==> flow/design.v <==
module bcdc(input clk,input rst,output reg [11:0] q);
	reg [3:0] d0,d1,d2;
	always @(posedge clk) begin
		if (!rst) begin
			q <= 0;
			d0 <= 0;
			d1 <= 0;
			d2 <= 0;
		end
		else begin
			if (d0 == 9) begin
				d0 <= 0;
				if (d1 == 9) begin
					d1 <= 0;
					if (d2 == 9) begin
						d2 <= 0;
					end
					else d2 <= d2 + 1;
				end
				else d1 <= d1 + 1;
			end
			else d0 <= d0 + 1;		
			q <= {d2,d1,d0};
		end
	end
endmodule
Step by step through the tools: bcdc
What the tools print for bcdc, step after step.
Lines are those of the file above, counted from 1.
Library cell names are shortened.
A cell with -- has no value.
Inputs
  top module: bcdc
  clock port: clk
  standard-cell library: sky130hd
  timing corner: tt_025C_1v80

Elaborated design
Source: Yosys, flattened and elaborated, memories not mapped. Widths are those after wreduce. Registers that Yosys merges into a memory's read port (data or address) are not register bits. Print and check cells do not count. Equal cells are merged and count once.
Bit counts
  flip-flop bits (word level): 24
  ROM bits: 0
  clocked read ports x word width: 0
  bits in latches: 0
  memory bits (writable): 0
  elaborated cells: 15
  output and inout bits: 12
  memories: 0
Cells by class
  $mul: 0
  add/subtract/negate cells: 3
  bitwise gates (word level): 1
  muxes and demuxes: 2
  shifts and indexed selects: 0
  equality and inequality tests: 3
  order comparisons: 0
  divide/modulo/power cells: 0
  reductions and logical operators: 2
Operators with widths (count)
  adder 4 x 1 -> 4 bit (second input constant): 3
  equality test 4 bit (second input constant): 3
  two-way mux 4 bit: 2
  AND reduction 2 bit: 1
  OR reduction 2 bit: 1
  NOT 1 bit: 1

Longest topological paths
Yosys ltp: most cells in a row. Word level: on the elaborated netlist, between registers, memories and ports. Mapped: between sequential cells and ports; inverters and the memories' decode and read muxes count.
Logic depth
  word-level depth: 2
  ABC_AREA: 0
  mapped depth: 5
  depth with buffers taken out: 5

After synthesis
The flow's flattened synthesis, as Yosys stat reports it; memories are mapped. The netlist is that of the ABC_AREA named above (0 if unset); the other value can give another one.
Totals and module areas in this step are rounded.
Mapped netlist
  sequential part of the area: 480 um^2
  cell count: 90
  cell area after synthesis: 906 um^2
  mapped flip-flops: 24
Cells by type
  dfxtp_1: count 24, total area 480.461 um^2
  and2_1: count 7, total area 43.792 um^2
  a21oi_1: count 6, total area 30.029 um^2
  ha_1: count 2, total area 25.024 um^2
  nor2b_1: count 4, total area 25.024 um^2
  nand2_1: count 6, total area 22.522 um^2
  nor2_1: count 6, total area 22.522 um^2
  inv_1: count 5, total area 18.768 um^2
  or3b_1: count 2, total area 17.517 um^2
  a21boi_0: count 2, total area 15.014 um^2
  mux2_4: count 1, total area 15.014 um^2
  nand3b_1: count 2, total area 15.014 um^2
  and4bb_2: count 1, total area 12.512 um^2
  nand2b_1: count 2, total area 12.512 um^2
  or3_1: count 2, total area 12.512 um^2
  a21boi_2: count 1, total area 11.261 um^2
  and4b_2: count 1, total area 11.261 um^2
  and3b_2: count 1, total area 10.01 um^2
Not listed: further types 15, cells in them 15.

Worst setup path after synthesis
OpenSTA on the mapped netlist: ideal clock, no wires. The path of least setup slack (recovery checks aside). Input and output delay are each 20% of the period. Register names are those of the netlist, which keeps one name where synthesis merged equal registers.
Path after synthesis
  kind: register to register
  from: register d0[0]
  to: register d2[0]
  slack: 401 ps
  path delay: 1448 ps
  launch time at the first pin: 0 ps
  data arrival time: 1327 ps
  clock period: 1850 ps
  driving pins on the path: 5
  required time: 1729 ps
  synthesis period reached: 1449 ps
"path delay" is the arrival time less input delay plus setup time.
"driving pins on the path": output pins that drive a net of the path, with the launching flip-flop's if there is one; two outputs of one cell count as two.
"synthesis period reached" is the clock period less the worst setup slack; recovery checks do not enter. This is arithmetic on one report: input and output delays are still those of the set period (20% each).
Between the ends stands the longest chain of elaborated cells between them, by number of cells; it is not shown to be the way that was timed. Of several equally long chains one is given.
A line is the first line of the expression or statement that the cell stems from. Yosys adds cells for indexed reads and writes and turns some case tables into memories.
At most two assigning lines are given for a register; there are more.
On the way, after synthesis
  path through: dfxtp_1 ha_1 and4b_2 and3_1 mux2_4
  length of the longest elaborated chain: 2
  elaborated cells between the ends (all ways): 2
  classes of those cells: eq/ne (1); reduce/logical (1)
RTL lines, path after synthesis
  start: declaration: RTL line 2  | reg [3:0] d0,d1,d2;
  start: assignment: RTL line 6  | d0 <= 0;
  start: assignment: RTL line 22  | else d0 <= d0 + 1;
  equality test 4 bit: RTL line 11  | if (d0 == 9) begin
  AND reduction 2 bit
  end: assignment: RTL line 8  | d2 <= 0;
  end: assignment: RTL line 18  | else d2 <= d2 + 1;
  end: declaration: RTL line 2

Path in the finished layout
Path of least setup slack in the final report of run 1 (OpenROAD, finished layout, wires in). Where an end is a register, its clock arrival counts in the times.
The path's times are printed in steps of 10 ps; the period is the one set.
Path post-layout
  kind: register to register
  from: register d0[1]
  to: register d2[0]
  data arrival time: 1600 ps
  slack: 0 ps
  driving pins on the path: 6
  clock period: 1430 ps
  required time: 1600 ps
  launch time at the first pin: 260 ps
Between the ends stands the longest chain of elaborated cells between them, by number of cells; it is not shown to be the way that was timed. Of several equally long chains one is given.
At most two assigning lines are given for a register; there are more.
On the way, post-layout
  path through: dfxtp_2 inv_2 ha_4 and4b_2 and3_4 mux2_4
  length of the longest elaborated chain: 2
  elaborated cells between the ends (all ways): 2
  classes of those cells: eq/ne (1); reduce/logical (1)
RTL lines, path post-layout
  start: declaration: RTL line 2  | reg [3:0] d0,d1,d2;
  start: assignment: RTL line 6  | d0 <= 0;
  start: assignment: RTL line 22  | else d0 <= d0 + 1;
  equality test 4 bit: RTL line 11  | if (d0 == 9) begin
  AND reduction 2 bit
  end: assignment: RTL line 8  | d2 <= 0;
  end: assignment: RTL line 18  | else d2 <= d2 + 1;
  end: declaration: RTL line 2

Lab notebook: bcdc

Module bcdc, platform sky130hd: 2 stored runs of the flow (Yosys, OpenROAD) with differing settings, in no particular order. Input and output delays are each 20% of the period that was set; the output load is 0.01 pF.
"achieved clock period": clock period set for the run, less the worst setup slack. It is reckoned from that one timing run; input and output delays stay at 20% of the period that was set.
"worst setup path time" = time allowed to the worst setup path (clock period - input delay - output delay, where it has them) - its slack; a late launch clock adds to it, a late capture clock takes from it.
"worst setup path time" is known to 10 ps.
The results are shown rounded.

Run 1
==> flow/run.sh <==
#!/bin/bash
# the make line also repeats the synthesis and layout settings of config.mk as NAME=value (left out here)
make -C /OpenROAD-flow-scripts/flow DESIGN_CONFIG=/design/flow/config.mk WORK_HOME=/design/flow/orfs CLKGATE_MAP_FILE= finish
==> flow/config.mk <==
export PLATFORM = sky130hd
export DESIGN_NAME = bcdc
export DESIGN_NICKNAME = bcdc
export VERILOG_FILES = /design/flow/design.v
export SDC_FILE = /design/flow/constraint.sdc
export NUM_CORES = 4
export LEC_CHECK = 0
export CAP_MARGIN = 20
export CELL_PAD_IN_SITES_GLOBAL_PLACEMENT = 2
export CORE_MARGIN = 2
export CORE_UTILIZATION = 15
export CTS_CLUSTER_SIZE = 83
export MAX_ROUTING_LAYER = met5
export PLACE_DENSITY_LB_ADDON = 0.24
export SETUP_SLACK_MARGIN = 0.42
export SLEW_MARGIN = 35
export TNS_END_PERCENT = 30
==> flow/constraint.sdc <==
create_clock -name core_clock -period 1.43 [get_ports {clk}]
set_input_delay 0.2860 -clock core_clock [delete_from_list [all_inputs] [get_ports {clk}]]
set_output_delay 0.2860 -clock core_clock [all_outputs]
set_load 0.01 [all_outputs]

==> results of run 1 <==
chip area after synthesis (Yosys): 906 um^2
die area: 6680 um^2
utilization: 22.6%
worst setup slack after layout: -2 ps
achieved clock period: 1432 ps
worst setup path time: 1430 ps
worst setup path kind: register to register

Run 2
==> flow/run.sh <==
#!/bin/bash
# the make line also repeats the synthesis and layout settings of config.mk as NAME=value (left out here)
make -C /OpenROAD-flow-scripts/flow DESIGN_CONFIG=/design/flow/config.mk WORK_HOME=/design/flow/orfs CLKGATE_MAP_FILE= finish
==> flow/config.mk <==
export PLATFORM = sky130hd
export DESIGN_NAME = bcdc
export DESIGN_NICKNAME = bcdc
export VERILOG_FILES = /design/flow/design.v
export SDC_FILE = /design/flow/constraint.sdc
export NUM_CORES = 4
export LEC_CHECK = 0
export ABC_AREA = 0
export CAP_MARGIN = 20
export CELL_PAD_IN_SITES_DETAIL_PLACEMENT = 2
export CELL_PAD_IN_SITES_GLOBAL_PLACEMENT = 2
export CORE_MARGIN = 8
export CORE_UTILIZATION = 26
export MAX_ROUTING_LAYER = met5
export PLACE_DENSITY_LB_ADDON = 0.17
export SETUP_SLACK_MARGIN = 0.18
export SLEW_MARGIN = 25
export TNS_END_PERCENT = 5
==> flow/constraint.sdc <==
create_clock -name core_clock -period 0.996 [get_ports {clk}]
set_input_delay 0.1992 -clock core_clock [delete_from_list [all_inputs] [get_ports {clk}]]
set_output_delay 0.1992 -clock core_clock [all_outputs]
set_load 0.01 [all_outputs]

==> results of run 2 <==
chip area after synthesis (Yosys): 906 um^2
die area: 5630 um^2
utilization: 40.0%
worst setup slack after layout: -415 ps
achieved clock period: 1411 ps
worst setup path time: 1410 ps
worst setup path kind: register to register
