==> flow/design.v <==
module rw_reg(input clk,input rst,input rw,input [15:0] write_1, input [15:0] write_2,output reg [15:0] read);
	reg [15:0] block;
	reg toggle;
	always @(posedge clk) begin
		if (!rst) begin
			block <= 0;
			toggle <= 0;
		end
		else begin
			if (rw) begin
				if (!toggle) begin
					block <= write_1;
					toggle <= 1;
				end
				else begin
					block <= write_2;
					toggle <= 0;
				end
			end
			else read <= block;	
		end
	end
endmodule
### Reports on rw_reg

What the tools print for rw_reg, step after step.
Line numbers count from 1 in the design file above.
Library cell names are shortened.
A cell with -- has no value.

* design top: rw_reg
* clock port: clk
* standard-cell library: sky130hd
* library corner: tt_025C_1v80

### Elaborated design

Yosys after proc, flatten, opt, wreduce and memory -nomap, before mapping. Enables and synchronous resets that opt folds into registers are not counted as muxes. Memory bits, and registers merged into a memory's read port (data or address), are not among the register bits. Print and check cells are not counted. Equal cells are merged and count once.

* add/subtract/negate cells: 0
* $mul: 0
* divide/modulo/power cells: 0
* magnitude comparators: 0
* eq/ne operators: 0
* shift operators: 0
* mux-type cells: 2
* bitwise gates (word level): 1
* reduce/logical cells: 1

Operator list (count)
* 16-bit two-way mux: 1
* 2-bit AND reduction: 1
* 1-bit inverter: 1
* 1-bit two-way mux: 1

* register bits after elaboration: 33
* latch bits: 0
* RAM bits: 0
* bits in read-only memories: 0
* clocked read ports x word width: 0
* memory cells: 0
* input port bits: 35
* output and inout port bits: 16
* elaborated cells: 7

### Logic depth

Depth = most cells in a row (Yosys ltp): at word level without a register or memory, in the mapped netlist without a sequential cell, where the memories' decode and read muxes count.

* word-level depth: 2
* ABC_AREA: 0
* depth in mapped cells: 4
* depth with buffers taken out: 2

### Synthesis result

Source: synth_stat.txt of the flow (Yosys; design flattened, memories mapped). It holds for the ABC_AREA given above (unset counts as 0); a run with the other value may have another netlist.
The area totals of this step are shown rounded.

* cells in the netlist: 91
* synthesis area: 1220 µm²
* area of sequential cells: 821 µm²
* mapped flip-flops: 33
* buffers: 7

Cell types
* edfxtp_1: count 16, area in all 480.461 µm²
* dfxtp_1: count 17, area in all 340.326 µm²
* mux2i_1: count 16, area in all 160.154 µm²
* a21oi_1: count 16, area in all 80.077 µm²
* o21ai_0: count 15, area in all 75.072 µm²
* buf_12: count 1, area in all 20.019 µm²
* buf_2: count 4, area in all 20.019 µm²
* buf_6: count 1, area in all 11.261 µm²
* xor2_1: count 1, area in all 8.758 µm²
* and2_1: count 1, area in all 6.256 µm²
* nor2b_1: count 1, area in all 6.256 µm²
* o21ai_1: count 1, area in all 5.005 µm²
* clkbuf_1: count 1, area in all 3.754 µm²

### Path before layout

Path of least setup slack by OpenSTA after synthesis, without wires, with an ideal clock, recovery checks aside; 20% of the period is set as input and as output delay. Where synthesis merged equal registers, the netlist keeps one of their names.

* path kind: input -> register
* start: in rw
* end: reg read[0]
* clock period: 2.06 ns
* external input delay: 0.412 ns
* library setup time: 0.390 ns
* time at the first pin: 0.412 ns
* arrival time: 1.468 ns
* required time: 1.670 ns
* setup slack: 0.202 ns
* delay of the path: 1.446 ns
* stages: 3
* buffers on the path: 2
* period reached after synthesis: 1.858 ns

"delay of the path" is the arrival time less input delay plus setup time.
"stages": output pins that drive a net of the path, with the launching flip-flop's if there is one; two outputs of one cell count as two.
"period reached after synthesis" is the clock period less the worst setup slack; recovery checks do not enter. This is arithmetic on one report: input and output delays are still those of the set period (20% each).
Between the ends stands the longest chain of elaborated cells between them, by number of cells; it is not shown to be the way that was timed. Of several equally long chains one is given.
A line is the first line of the expression or statement that the cell stems from. Yosys adds cells for indexed reads and writes and turns some case tables into memories.

* cells stage by stage: buf_2 > buf_2 > nor2b_1
* cells in the longest elaborated chain: 2
* elaborated cells between the ends (all ways): 2
* source lines of those cells: 0
* classes of those cells: 1 x logic; 1 x reduce/logical

Ends and longest elaborated chain, post-synthesis
* from (decl): line 1 `module rw_reg(input clk,input rst,input rw,input [15:0] write_1, input [15:0] write_2,output reg [15:0] read);`
* 1-bit inverter
* 2-bit AND reduction
* to (assign): line 20 `else read <= block;`
* to (decl): line 1

### Path in the finished layout

Path of least setup slack in the final report of flow run B (OpenROAD, finished layout, wires in). Where an end is a register, its clock arrival counts in the times.

* path kind: register -> output
* start: reg read[10]
* end: out read[10]
* clock period: 1.25 ns
* output delay: 0.25 ns
* time at the first pin: 0.28 ns
* arrival time: 0.95 ns
* required time: 1.00 ns
* setup slack: 0.05 ns
* stages: 2
* buffers on the path: 1

* cells stage by stage: edfxtp_1 > dlygate4sd2_1
* cells in the longest elaborated chain: 0
* elaborated cells between the ends (all ways): 0
* source lines of those cells: 0

Ends and longest elaborated chain, post-layout
* from (decl): line 1 `module rw_reg(input clk,input rst,input rw,input [15:0] write_1, input [15:0] write_2,output reg [15:0] read);`
* from (assign): line 20 `else read <= block;`
* to (decl): line 1

rw_reg through Yosys and OpenROAD on sky130hd: 2 stored runs, unordered, with their settings and measured results. The constraints put input and output delay at 20% of the set period each and load the outputs with 0.01 pF.
By "achieved clock period" is meant the clock period of the run minus its worst setup slack. This is arithmetic on one report: input and output delays are still those of the set period (20% each).
By "total design power" is meant OpenSTA's value without simulated activity: inputs other than the clock are taken to toggle once in ten clock periods, and the tool carries that through the logic.
The measured numbers are rounded.

### Flow run A

==> flow/run.sh <==
#!/bin/bash
# the make line also repeats the synthesis and layout settings of config.mk as NAME=value (left out here)
make -C /OpenROAD-flow-scripts/flow DESIGN_CONFIG=/design/flow/config.mk WORK_HOME=/design/flow/orfs CLKGATE_MAP_FILE= finish
==> flow/config.mk <==
export PLATFORM = sky130hd
export DESIGN_NAME = rw_reg
export DESIGN_NICKNAME = rw_reg
export VERILOG_FILES = /design/flow/design.v
export SDC_FILE = /design/flow/constraint.sdc
export NUM_CORES = 4
export LEC_CHECK = 0
export CAP_MARGIN = 20
export CELL_PAD_IN_SITES_GLOBAL_PLACEMENT = 2
export CORE_MARGIN = 2
export CORE_UTILIZATION = 65
export CTS_CLUSTER_DIAMETER = 116
export CTS_CLUSTER_SIZE = 49
export GPL_TIMING_DRIVEN = 0
export PLACE_DENSITY_LB_ADDON = 0.04
export SLEW_MARGIN = 20
==> flow/constraint.sdc <==
create_clock -name core_clock -period 2.53 [get_ports {clk}]
set_input_delay 0.5060 -clock core_clock [delete_from_list [all_inputs] [get_ports {clk}]]
set_output_delay 0.5060 -clock core_clock [all_outputs]
set_load 0.01 [all_outputs]

Outcome of flow run A: unfinished; error FLW-0024 in placement

### Flow run B

==> flow/run.sh <==
#!/bin/bash
# the make line also repeats the synthesis and layout settings of config.mk as NAME=value (left out here)
make -C /OpenROAD-flow-scripts/flow DESIGN_CONFIG=/design/flow/config.mk WORK_HOME=/design/flow/orfs CLKGATE_MAP_FILE= finish
==> flow/config.mk <==
export PLATFORM = sky130hd
export DESIGN_NAME = rw_reg
export DESIGN_NICKNAME = rw_reg
export VERILOG_FILES = /design/flow/design.v
export SDC_FILE = /design/flow/constraint.sdc
export NUM_CORES = 4
export LEC_CHECK = 0
export CAP_MARGIN = 20
export CELL_PAD_IN_SITES_GLOBAL_PLACEMENT = 0
export CORE_MARGIN = 10
export CORE_UTILIZATION = 33
export GPL_ROUTABILITY_DRIVEN = 1
export GPL_TIMING_DRIVEN = 0
export MIN_ROUTING_LAYER = met2
export PLACE_DENSITY_LB_ADDON = 0.06
export SLEW_MARGIN = 20
export TNS_END_PERCENT = 50
==> flow/constraint.sdc <==
create_clock -name core_clock -period 1.25 [get_ports {clk}]
set_input_delay 0.2500 -clock core_clock [delete_from_list [all_inputs] [get_ports {clk}]]
set_output_delay 0.2500 -clock core_clock [all_outputs]
set_load 0.01 [all_outputs]

Results of flow run B:
- Worst-case hold slack: 0.360 ns
- Achieved clock period: 1.205 ns
- Total design power: 2.33 mW
- Post-synthesis cell area: 1220 µm²
- Standard-cell area after layout: 1870 µm²
- Area of the die: 6520 µm²
- Setup slack of the critical path: 0.045 ns
